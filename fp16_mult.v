==> flow/design.v <==
`default_nettype none
module fp16_mult (
	input wire clk, reset,
   input wire [15:0] a, b,
   output reg [15:0] result
);
	reg sign_a, sign_b, sign_res;
	reg [4:0] exp_a, exp_b, exp_res;
	reg [10:0] mant_a, mant_b;
	reg [21:0] mant_res;
	always @(posedge clk or posedge reset) begin
		if (reset) 
			result <= 0;
		else begin
			sign_a <= a[15];
			sign_b <= b[15];
			exp_a  <= a[14:10];
			exp_b  <= b[14:10];
			mant_a <= {1'b1, a[9:0]};   
			mant_b <= {1'b1, b[9:0]};
			mant_res <= mant_a * mant_b;
			exp_res  <= exp_a + exp_b - 15;   
			sign_res <= sign_a ^ sign_b;
			if (mant_res[21]) begin
				mant_res <= mant_res >> 1;
				exp_res  <= exp_res + 1;
			end
			result <= {sign_res, exp_res[4:0], mant_res[19:10]};   
		end
	end
endmodule
* From RTL to reports: fp16_mult
What the tools print for fp16_mult, step after step.
Line numbers count from 1 in the design file above.
Operators carry their Yosys type and port widths (W data, S select, Z words).
Library cell names are shortened.
Not given: n/a
- Top :: fp16_mult
- Clock input :: clk
- Library :: sky130hd
- Corner :: tt_025C_1v80

* After elaboration
Counts by Yosys on the flattened word-level netlist (proc, flatten, opt, wreduce; memories kept). Register bits leave out memories and registers merged into their read ports (data or address); mux counts leave out enables and synchronous resets folded into registers. Print and check cells are left out. Cells with the same type and inputs are merged into one.
- Register bits :: 76
- Bits in latches :: 0
- Bits in writable memories :: 0
- Bits in read-only memories :: 0
- Clocked read ports x word width :: 0
- Memory cells :: 0
- Bits of input ports :: 34
- Output and inout bits :: 16
- Add/subtract/negate cells :: 3
- $mul :: 1
- Divide/modulo/power cells :: 0
- Order comparisons :: 0
- Equal/unequal tests :: 0
- Shift operators :: 0
- Multiplexer cells :: 2
- Bitwise operators :: 1
- Reduce/logical cells :: 0
** Operators with widths (number)
- $mul A11 B11 Y22 :: 1
- $mux W20 :: 1
- $add A5 B1 Y5 const B :: 1
- $sub A5 B4 Y5 const B :: 1
- $add A5 B5 Y5 :: 1
- $mux W5 :: 1
- $xor A1 B1 Y1 :: 1

* Logic depth
Yosys ltp: most cells in a row. Word level: on the elaborated netlist, between registers, memories and ports. Mapped: between sequential cells and ports; inverters and the memories' decode and read muxes count.
- Depth after elaboration :: 3
- ABC_AREA :: 0
- Gate-level depth with buffers :: 20
- Depth with buffers taken out :: 18

* Synthesis result
The flow's flattened synthesis, as Yosys stat reports it; memories are mapped. The netlist is that of the ABC_AREA named above (0 if unset); the other value can give another one.
Totals and module areas in this step are rounded.
- Cell count :: 592
- Cell area after synthesis :: 6330 um^2
- Sequential part of the area :: 1900 um^2
- Flip-flops :: 66
- Buffers :: 25
** Cells by type (number)
- fa_1 :: 80
- edfxtp_1 :: 50
- ha_1 :: 64
- inv_1 :: 115
- dfrtp_1 :: 16
- nand2_1 :: 77
- and2_1 :: 36
- xnor2_1 :: 10
- a21oi_1 :: 17
- clkbuf_8 :: 5
- nor2_1 :: 17
- clkbuf_1 :: 15
- o21ai_0 :: 11
- xor2_1 :: 6
- a21o_1 :: 5
- nand4_1 :: 6
- buf_6 :: 3
- bufbuf_16 :: 1
Other cell types: 32; their cells: 58.

* Timing after synthesis
OpenSTA on the mapped netlist: ideal clock, no wires. The path of least setup slack (recovery checks aside). Input and output delay are each 20% of the period. Register names are those of the netlist, which keeps one name where synthesis merged equal registers.
- Kind :: register to register
- Start point :: register mant_b[5]
- End point :: register mant_res[16]
- Period :: 6.98 ns
- Setup time :: 0.260 ns
- Arrival time :: 4.819 ns
- Setup slack :: 1.901 ns
- Path delay :: 5.079 ns
- Stages on the path :: 17
- Path buffers :: 1
- Synthesis period reached :: 5.079 ns
"path delay" is the arrival time less input delay plus setup time.
"stages on the path": output pins that drive a net of the path, with the launching flip-flop's if there is one; two outputs of one cell count as two.
"synthesis period reached" is the clock period less the worst setup slack; recovery checks do not enter. This is arithmetic on one report: input and output delays are still those of the set period (20% each).
Between the ends stands the longest chain of elaborated cells between them, by number of cells; it is not shown to be the way that was timed. Of several equally long chains one is given.
Each line given opens the expression or statement behind the cell; cells for indexed reads and writes are added by Yosys, which also makes memories of some case tables.
- Path through :: edfxtp_1 > clkbuf_1 > and2_1 > fa_1 > fa_1 > fa_1 > fa_1 > inv_1 > fa_1 > inv_1 > ha_1 > a21o_1 > a211oi_2 > and2b_1 > a31oi_1 > xor2_1 > mux2_2
- Length of the longest elaborated chain :: 2
- Elaborated cells on any way between the ends :: 2
- Classes of those cells :: 1 x mul; 1 x mux
** Ends and longest elaborated chain, post-synthesis
- start: assignment :: RTL line 20 : mant_b <= {1'b1, b[9:0]};
- $mul A11 B11 Y22 :: RTL line 21 : mant_res <= mant_a * mant_b;
- $mux W20 :: RTL line 24 : if (mant_res[21]) begin
- end: assignment :: RTL line 21
- end: assignment :: RTL line 25 : mant_res <= mant_res >> 1;
- end: declaration :: RTL line 10 : reg [21:0] mant_res;

* Worst path after layout
From the final timing report of run 1: the path of least setup slack in the routed layout; clock arrival at registers is part of the times.
- Kind :: register to register
- Start point :: register mant_a[1]
- End point :: register mant_res[19]
- Period :: 10.4 ns
- Setup time :: 0.28 ns
- Arrival time :: 5.50 ns
- Setup slack :: 4.96 ns
- Stages on the path :: 18
- Path buffers :: 0
Between the ends stands the longest chain of elaborated cells between them, by number of cells; it is not shown to be the way that was timed. Of several equally long chains one is given.
- Path through :: edfxtp_1 > and2_2 > fa_1 > inv_1 > fa_1 > inv_1 > fa_1 > fa_1 > inv_1 > fa_1 > inv_1 > ha_1 > nand2_1 > a211oi_1 > a21oi_2 > o41ai_2 > xnor2_1 > o21ai_1
- Length of the longest elaborated chain :: 2
- Elaborated cells on any way between the ends :: 2
- Classes of those cells :: 1 x mul; 1 x mux
** Ends and longest elaborated chain, after layout
- start: assignment :: RTL line 19 : mant_a <= {1'b1, a[9:0]};
- $mul A11 B11 Y22 :: RTL line 21 : mant_res <= mant_a * mant_b;
- $mux W20 :: RTL line 24 : if (mant_res[21]) begin
- end: assignment :: RTL line 21
- end: assignment :: RTL line 25 : mant_res <= mant_res >> 1;
- end: declaration :: RTL line 10 : reg [21:0] mant_res;

--- measured runs ---
2 stored runs of fp16_mult in the flow (synthesis by Yosys, layout by OpenROAD, sky130hd cells), in arbitrary order. Constraints: input delay and output delay 20% of the set period each, output load 0.01 pF.
"clock period reached" is the run's clock period less its worst setup slack. It is reckoned from that one timing run; input and output delays stay at 20% of the period that was set.
"critical path time": the worst setup path's part of the clock period (all of it between registers, 20% less for each end at a port) less its slack. A launch clock that arrives late makes it longer, a capture clock that arrives late makes it shorter.
Measured values are rounded.

** Run 1
- Settings :: period_ns=10.4; CAP_MARGIN=20; CORE_MARGIN=2; CORE_UTILIZATION=40; SLEW_MARGIN=20
- Yosys chip area after synthesis :: 6,330 um^2
- Die area :: 16,800 um^2
- Area of the standard cells in the finished layout :: 7,200 um^2
- Post-route utilization :: 0.47
- Worst slack on setup checks :: 4.96 ns
- Post-route setup TNS :: 0.000 ns
- Lowest hold slack :: 0.355 ns
- Clock period reached :: 5.439 ns
- Critical path time :: 5.44 ns
- Kind of the worst setup path :: register to register

** Run 2
- Settings :: period_ns=9.72; CORE_UTILIZATION=31; SETUP_SLACK_MARGIN=-0.75; PLACE_DENSITY_LB_ADDON=0.13; HOLD_SLACK_MARGIN=0.07; CORE_ASPECT_RATIO=0.97; CORE_MARGIN=4; CELL_PAD_IN_SITES_DETAIL_PLACEMENT=2; ABC_AREA=1; GPL_TIMING_DRIVEN=0; GPL_ROUTABILITY_DRIVEN=1; CTS_CLUSTER_DIAMETER=57; CAP_MARGIN=15; MIN_ROUTING_LAYER=met2; SLEW_MARGIN=20
- Yosys chip area after synthesis :: 6,420 um^2
- Die area :: 23,100 um^2
- Area of the standard cells in the finished layout :: 7,560 um^2
- Post-route utilization :: 0.374
- Worst slack on setup checks :: 4.11 ns
- Post-route setup TNS :: 0.000 ns
- Lowest hold slack :: 0.351 ns
- Clock period reached :: 5.607 ns
- Critical path time :: 5.61 ns
- Kind of the worst setup path :: register to register
--- end ---
