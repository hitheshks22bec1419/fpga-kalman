==> flow/design.v <==
`default_nettype none
module fp16_sum(input wire clk,input wire [15:0] num1,num2,output reg [15:0] out);
	reg big_sign,sma_sign;
	reg [4:0] big_exp,sma_exp;
	reg [9:0] big_mant,sma_mant;
	always @(posedge clk) begin
		if (num2[14:10] > num1[14:10]) begin
				 {big_sign,big_exp,big_mant} <= num2; 
				 {sma_sign,sma_exp,sma_mant} <= num1; 
		end
		else if (num2[14:10] == num1[14:10]) begin
			if (num2[9:0] > num1[9:0]) begin
				 {big_sign,big_exp,big_mant} <= num2;
				 {sma_sign,sma_exp,sma_mant} <= num1;
			end	
			else begin
				 {big_sign,big_exp,big_mant} <= num1;		 
				 {sma_sign,sma_exp,sma_mant} <= num2;				 
			end
		end
		else begin
			{big_sign,big_exp,big_mant} <= num1;		 
			{sma_sign,sma_exp,sma_mant} <= num2;
		end
	end
	reg [4:0] tobig_exp;
	reg tobig_sign;
	reg[10:0] big_norm_mant, sma_norm_mant;
	always@(posedge clk)begin
		tobig_sign <= big_sign;
		tobig_exp <= big_exp;
		big_norm_mant <= {1'b1,big_mant};
		sma_norm_mant <= {1'b1,sma_mant} >> (big_exp - sma_exp);
	end
	reg f_add_sub;
	reg add_sub;
	reg t_add_sub;
	always@(posedge clk)begin
		t_add_sub <= (num1[15] == num2[15]);  
		add_sub <= t_add_sub;                 
		f_add_sub <= add_sub;                 
	end
	reg tbig_sign;
	reg [4:0] tbig_exp;
	reg [11:0] pre_mant;
		always @(posedge clk) begin
		  tbig_sign <= tobig_sign;
		  tbig_exp <= tobig_exp;
        if (add_sub) begin  
            pre_mant <= big_norm_mant + sma_norm_mant;
        end
        else begin  
            pre_mant <= big_norm_mant - sma_norm_mant;
        end
	end
	reg res_sign;
	reg [4:0] res_exp;
	reg [9:0] res_mant;
	always @(posedge clk)begin
		res_sign <= tbig_sign;
		if(f_add_sub)begin
			res_exp <= pre_mant[11] ? tbig_exp+1:tbig_exp;
			res_mant <= pre_mant[11] ? pre_mant[10:1] : pre_mant[9:0];  
		end
		else begin
			casez (pre_mant)
				12'b0_1???_????_???: begin res_mant <= pre_mant[11:2] << 2; res_exp <= tbig_exp ; end
				12'b0_01??_????_???: begin res_mant <= pre_mant[11:2] << 3; res_exp <= tbig_exp - 1; end
				12'b0_001?_????_???: begin res_mant <= pre_mant[11:2] << 4; res_exp <= tbig_exp - 2; end
				12'b0_0001_????_???: begin res_mant <= pre_mant[11:2] << 5; res_exp <= tbig_exp - 3; end
				12'b0_0000_1???_???: begin res_mant <= pre_mant[11:2] << 6; res_exp <= tbig_exp - 4; end
				12'b0_0000_01??_???: begin res_mant <= pre_mant[11:2] << 7; res_exp <= tbig_exp - 5; end
				12'b0_0000_001?_???: begin res_mant <= pre_mant[11:2] << 8; res_exp <= tbig_exp - 6; end
				12'b0_0000_0001_???: begin res_mant <= pre_mant[11:2] << 9; res_exp <= tbig_exp - 7; end
				12'b0_0000_0000_1??: begin res_mant <= pre_mant[11:2] << 10; res_exp <= tbig_exp - 8; end
				12'b0_0000_0000_01?: begin res_mant <= pre_mant[11:2] << 11; res_exp <= tbig_exp - 9; end
				12'b0_0000_0000_001: begin res_mant <= pre_mant[11:2] << 12; res_exp <= tbig_exp - 10; end
				default: begin res_mant <= 10'b00_0000_0000; res_exp <= 5'b00_000; end
			endcase
		end
	end
	always @(posedge clk)begin
		out <= {res_sign,res_exp,res_mant};
	end
endmodule
== Step by step through the tools: fp16_sum ==
Tool output for the design above, in the order of the flow.
Lines are those of the file above, counted from 1.
Operators carry their Yosys type and port widths (W data, S select, Z words).
Library cell names are shortened.
The mark - stands for no value.

* Top module: fp16_sum
* Clock input: clk
* Standard-cell library: sky130hd
* Timing corner: tt_025C_1v80

== Word level ==
Source: Yosys, flattened and elaborated, memories not mapped. Widths are those after wreduce; folded enables and synchronous resets count as part of the registers. Registers that Yosys merges into a memory's read port (data or address) are not register bits. Print and check cells do not count. Equal cells are merged and count once.

* Flip-flop bits (word level): 111
* Input bits: 33
* Output and inout bits: 16
* Word-level cells: 62

* $add $sub $neg: 14
* $lt $le $gt $ge: 2
* Equality and inequality tests: 13
* Shifts and indexed selects: 1
* Mux-type cells: 13

{| class="wikitable"
|+ Operators by type and width
! kind !! count
|-
| $pmux W10 S8 || 1
|-
| $pmux W5 S11 || 1
|-
| $mux W16 || 3
|-
| $mux W15 || 3
|-
| $sub A5 B3 Y5 const B || 4
|-
| $mux W10 || 2
|-
| $sub A5 B4 Y5 const B || 3
|-
| $add A11 B11 Y12 || 1
|-
| $sub A11 B11 Y12 || 1
|-
| $eq A12 B1 Y1 const B || 1
|-
| $mux W12 || 1
|-
| $eq A11 B1 Y1 const B || 1
|-
| $shr A11 B5 Y11 || 1
|-
| $eq A10 B1 Y1 const B || 1
|-
| $gt A10 B10 Y1 || 1
|-
| $sub A5 B2 Y5 const B || 2
|-
| $mux W5 || 2
|-
| $eq A9 B1 Y1 const B || 1
|-
| $eq A8 B1 Y1 const B || 1
|-
| $eq A7 B1 Y1 const B || 1
|-
| $eq A6 B1 Y1 const B || 1
|-
| $add A5 B1 Y5 const B || 1
|-
| $sub A5 B1 Y5 const B || 1
|-
| $eq A5 B1 Y1 const B || 1
|-
| $sub A5 B5 Y5 || 1
|-
| $gt A5 B5 Y1 || 1
|-
| $eq A5 B5 Y1 || 1
|-
| $eq A4 B1 Y1 const B || 1
|}

Not listed: further kinds 3, cells in them 3.

== Logic depth ==
Depth = most cells in a row (Yosys ltp): at word level without a register or memory, in the mapped netlist without a sequential cell, where the memories' decode and read muxes count.

* Depth after elaboration: 4
* ABC_AREA: 0
* Depth in mapped cells: 11
* Depth with buffers taken out: 11

== Netlist ==
Source: synth_stat.txt of the flow (Yosys; design flattened, memories mapped). It holds for the ABC_AREA given above (unset counts as 0); a run with the other value may have another netlist.

* Cell count: 535
* Chip area (Yosys): 5,322.6 µm²
* Sequential part of the area: 2,222.1 µm²
* Flip-flop cells: 111
* Buffers: 23

{| class="wikitable"
|+ Cell types
! cell type !! count !! total area (µm²)
|-
| dfxtp_1 || 111 || 2.22E+03
|-
| ha_1 || 38 || 475.456
|-
| mux2_2 || 31 || 349.085
|-
| mux2i_1 || 19 || 190.182
|-
| a21oi_1 || 34 || 170.163
|-
| xnor2_1 || 16 || 140.134
|-
| inv_1 || 36 || 135.13
|-
| nor2_1 || 36 || 135.13
|-
| xor2_1 || 14 || 122.618
|-
| nand2_1 || 26 || 97.594
|-
| a21o_1 || 12 || 90.086
|-
| mux4_2 || 4 || 90.086
|-
| fa_1 || 4 || 80.077
|-
| o21ai_0 || 15 || 75.072
|-
| nor2b_1 || 10 || 62.56
|-
| o22ai_1 || 10 || 62.56
|-
| clkbuf_1 || 14 || 52.55
|-
| nand3_1 || 10 || 50.048
|}

Other cell types: 44; their cells: 95.

== Worst setup path after synthesis ==
Source: OpenSTA report_checks on the synthesized netlist (no wires, ideal clock, input and output delay 20% of the period each), path of least setup slack; recovery checks are left aside. Register names are those of the netlist, which keeps one name where synthesis merged equal registers.

* Path kind: reg2reg
* From: register add_sub
* To: register pre_mant[11]
* Clock period: 2,940 ps
* Library setup time: 123 ps
* Launch time at the first pin: 0 ps
* Arrival time: 2,376 ps
* Data required time: 2,817 ps
* Path slack: 441 ps
* Delay of the path: 2,499 ps
* Stages: 10
* Path buffers: 1
* Period reached after synthesis: 2,499 ps

"delay of the path" = arrival - input delay + setup time.
"stages" counts driving pins, that of a launching flip-flop among them; a cell with two outputs on the path counts twice.
"period reached after synthesis" = period - worst setup slack (recovery checks aside). The figure is calculated, with input and output delays left at 20% of the set period.
The rows between start and end are the longest chain of elaborated cells between them; the timing report does not say that the signal goes this way. Where chains are equally long, one stands for them.
Each line given opens the expression or statement behind the cell; cells for indexed reads and writes are added by Yosys, which also makes memories of some case tables.

* Cells stage by stage: dfxtp_1 clkbuf_1 mux2_2 ha_1 a21o_1 a21oi_1 o221ai_1 o31a_1 nor3_1 xnor2_1
* Length of the longest elaborated chain: 1
* Elaborated cells on any way between the ends: 1
* Source lines of those cells: 1
* Those cells by class: mux (1)

{| class="wikitable"
|+ Ends and longest elaborated chain, post-synthesis
! item !! RTL line !! text
|-
| from (decl) || 36 || <nowiki>reg add_sub;</nowiki>
|-
| from (assign) || 40 || <nowiki>add_sub <= t_add_sub;</nowiki>
|-
| $mux W12 || 49 || <nowiki>if (add_sub) begin</nowiki>
|-
| to (assign) || 50 || <nowiki>pre_mant <= big_norm_mant + sma_norm_mant;</nowiki>
|-
| to (assign) || 53 || <nowiki>pre_mant <= big_norm_mant - sma_norm_mant;</nowiki>
|-
| to (decl) || 45 || <nowiki>reg [11:0] pre_mant;</nowiki>
|}

== Path in the finished layout ==
Path of least setup slack in the final report of flow run A (OpenROAD, finished layout, wires in). Where an end is a register, its clock arrival counts in the times.
The report prints the path's times to 10 ps; the period is as set.

* Path kind: reg2reg
* From: register pre_mant[9]
* To: register res_exp[4]
* Clock period: 2,530 ps
* Library setup time: 130 ps
* Launch time at the first pin: 340 ps
* Arrival time: 2,650 ps
* Data required time: 2,750 ps
* Path slack: 90 ps
* Stages: 11
* Path buffers: 1

The rows between start and end are the longest chain of elaborated cells between them; the timing report does not say that the signal goes this way. Where chains are equally long, one stands for them.
At most two assigning lines are given for a register; there are more.

* Cells stage by stage: dfxtp_1 buf_2 nor4_4 o21ai_1 fa_1 a21o_1 a21oi_2 xnor2_1 and3_1 a21oi_1 o21ai_1
* Length of the longest elaborated chain: 3
* Elaborated cells on any way between the ends: 12
* Source lines of those cells: 2
* Those cells by class: eq/ne (10); mux (2)

{| class="wikitable"
|+ Ends and longest elaborated chain, post-layout
! item !! RTL line !! text
|-
| from (decl) || 45 || <nowiki>reg [11:0] pre_mant;</nowiki>
|-
| from (assign) || 50 || <nowiki>pre_mant <= big_norm_mant + sma_norm_mant;</nowiki>
|-
| from (assign) || 53 || <nowiki>pre_mant <= big_norm_mant - sma_norm_mant;</nowiki>
|-
| $eq A12 B1 Y1 || 66 || <nowiki>casez (pre_mant)</nowiki>
|-
| $pmux W5 S11 || 66 ||
|-
| $mux W5 || 61 || <nowiki>if(f_add_sub)begin</nowiki>
|-
| to (assign) || 62 || <nowiki>res_exp <= pre_mant[11] ? tbig_exp+1:tbig_exp;</nowiki>
|-
| to (assign) || 67 || <nowiki>12'b0_1???_????_???: begin res_mant <= pre_mant[11:2] << 2; res_exp <= tbig_exp ; end</nowiki>
|-
| to (decl) || 57 || <nowiki>reg [4:0] res_exp;</nowiki>
|}

Subject: flow runs of fp16_sum

Hi,

Module fp16_sum, platform sky130hd: 2 stored runs of the flow (Yosys, OpenROAD) with differing settings, in no particular order. Input and output delays are each 20% of the period that was set; the output load is 0.01 pF.
"achieved period": clock period set for the run, less the worst setup slack. It is reckoned from that one timing run; input and output delays stay at 20% of the period that was set.
"time on the worst setup path" means the part of the period allowed to the worst setup path (the constraints hold back 20% at inputs and 20% at outputs) less its slack; where the path has registers, the arrival times of their clocks count too.
"time on the worst setup path" is known to 10 ps.

=== Flow run A ===
{| class="wikitable"
! Setting !! Value
|-
| period_ns || 2.53
|-
| CORE_UTILIZATION || 28
|-
| SETUP_SLACK_MARGIN || 0.21
|-
| PLACE_DENSITY_LB_ADDON || 0.1
|-
| HOLD_SLACK_MARGIN || -0.07
|-
| CELL_PAD_IN_SITES_GLOBAL_PLACEMENT || 0
|-
| CELL_PAD_IN_SITES_DETAIL_PLACEMENT || 1
|-
| GPL_TIMING_DRIVEN || 0
|-
| CTS_CLUSTER_SIZE || 41
|-
| CTS_CLUSTER_DIAMETER || 275
|-
| CAP_MARGIN || 20
|-
| CORE_MARGIN || 2
|-
| SLEW_MARGIN || 20
|-
! Result !! Value
|-
| Total negative slack || 0 ps
|-
| Achieved period || 2,437 ps
|-
| Smallest setup slack || 93 ps
|-
| Area inside the die boundary || 20,128.5 µm²
|-
| Standard-cell area of the final layout || 7,250.7 µm²
|-
| Time on the worst setup path || 2,440 ps
|-
| Worst setup path kind || reg2reg
|-
| Cell area after synthesis || 5,322.6 µm²
|}

=== Flow run B ===
{| class="wikitable"
! Setting !! Value
|-
| period_ns || 3.85
|-
| CORE_UTILIZATION || 52
|-
| SETUP_SLACK_MARGIN || -0.2
|-
| CORE_ASPECT_RATIO || 0.55
|-
| CELL_PAD_IN_SITES_DETAIL_PLACEMENT || 2
|-
| TNS_END_PERCENT || 10
|-
| GPL_TIMING_DRIVEN || 0
|-
| CTS_CLUSTER_DIAMETER || 145
|-
| CAP_MARGIN || 20
|-
| CORE_MARGIN || 2
|-
| SLEW_MARGIN || 20
|}
Incomplete, placement halted on DPL-0033.

Regards
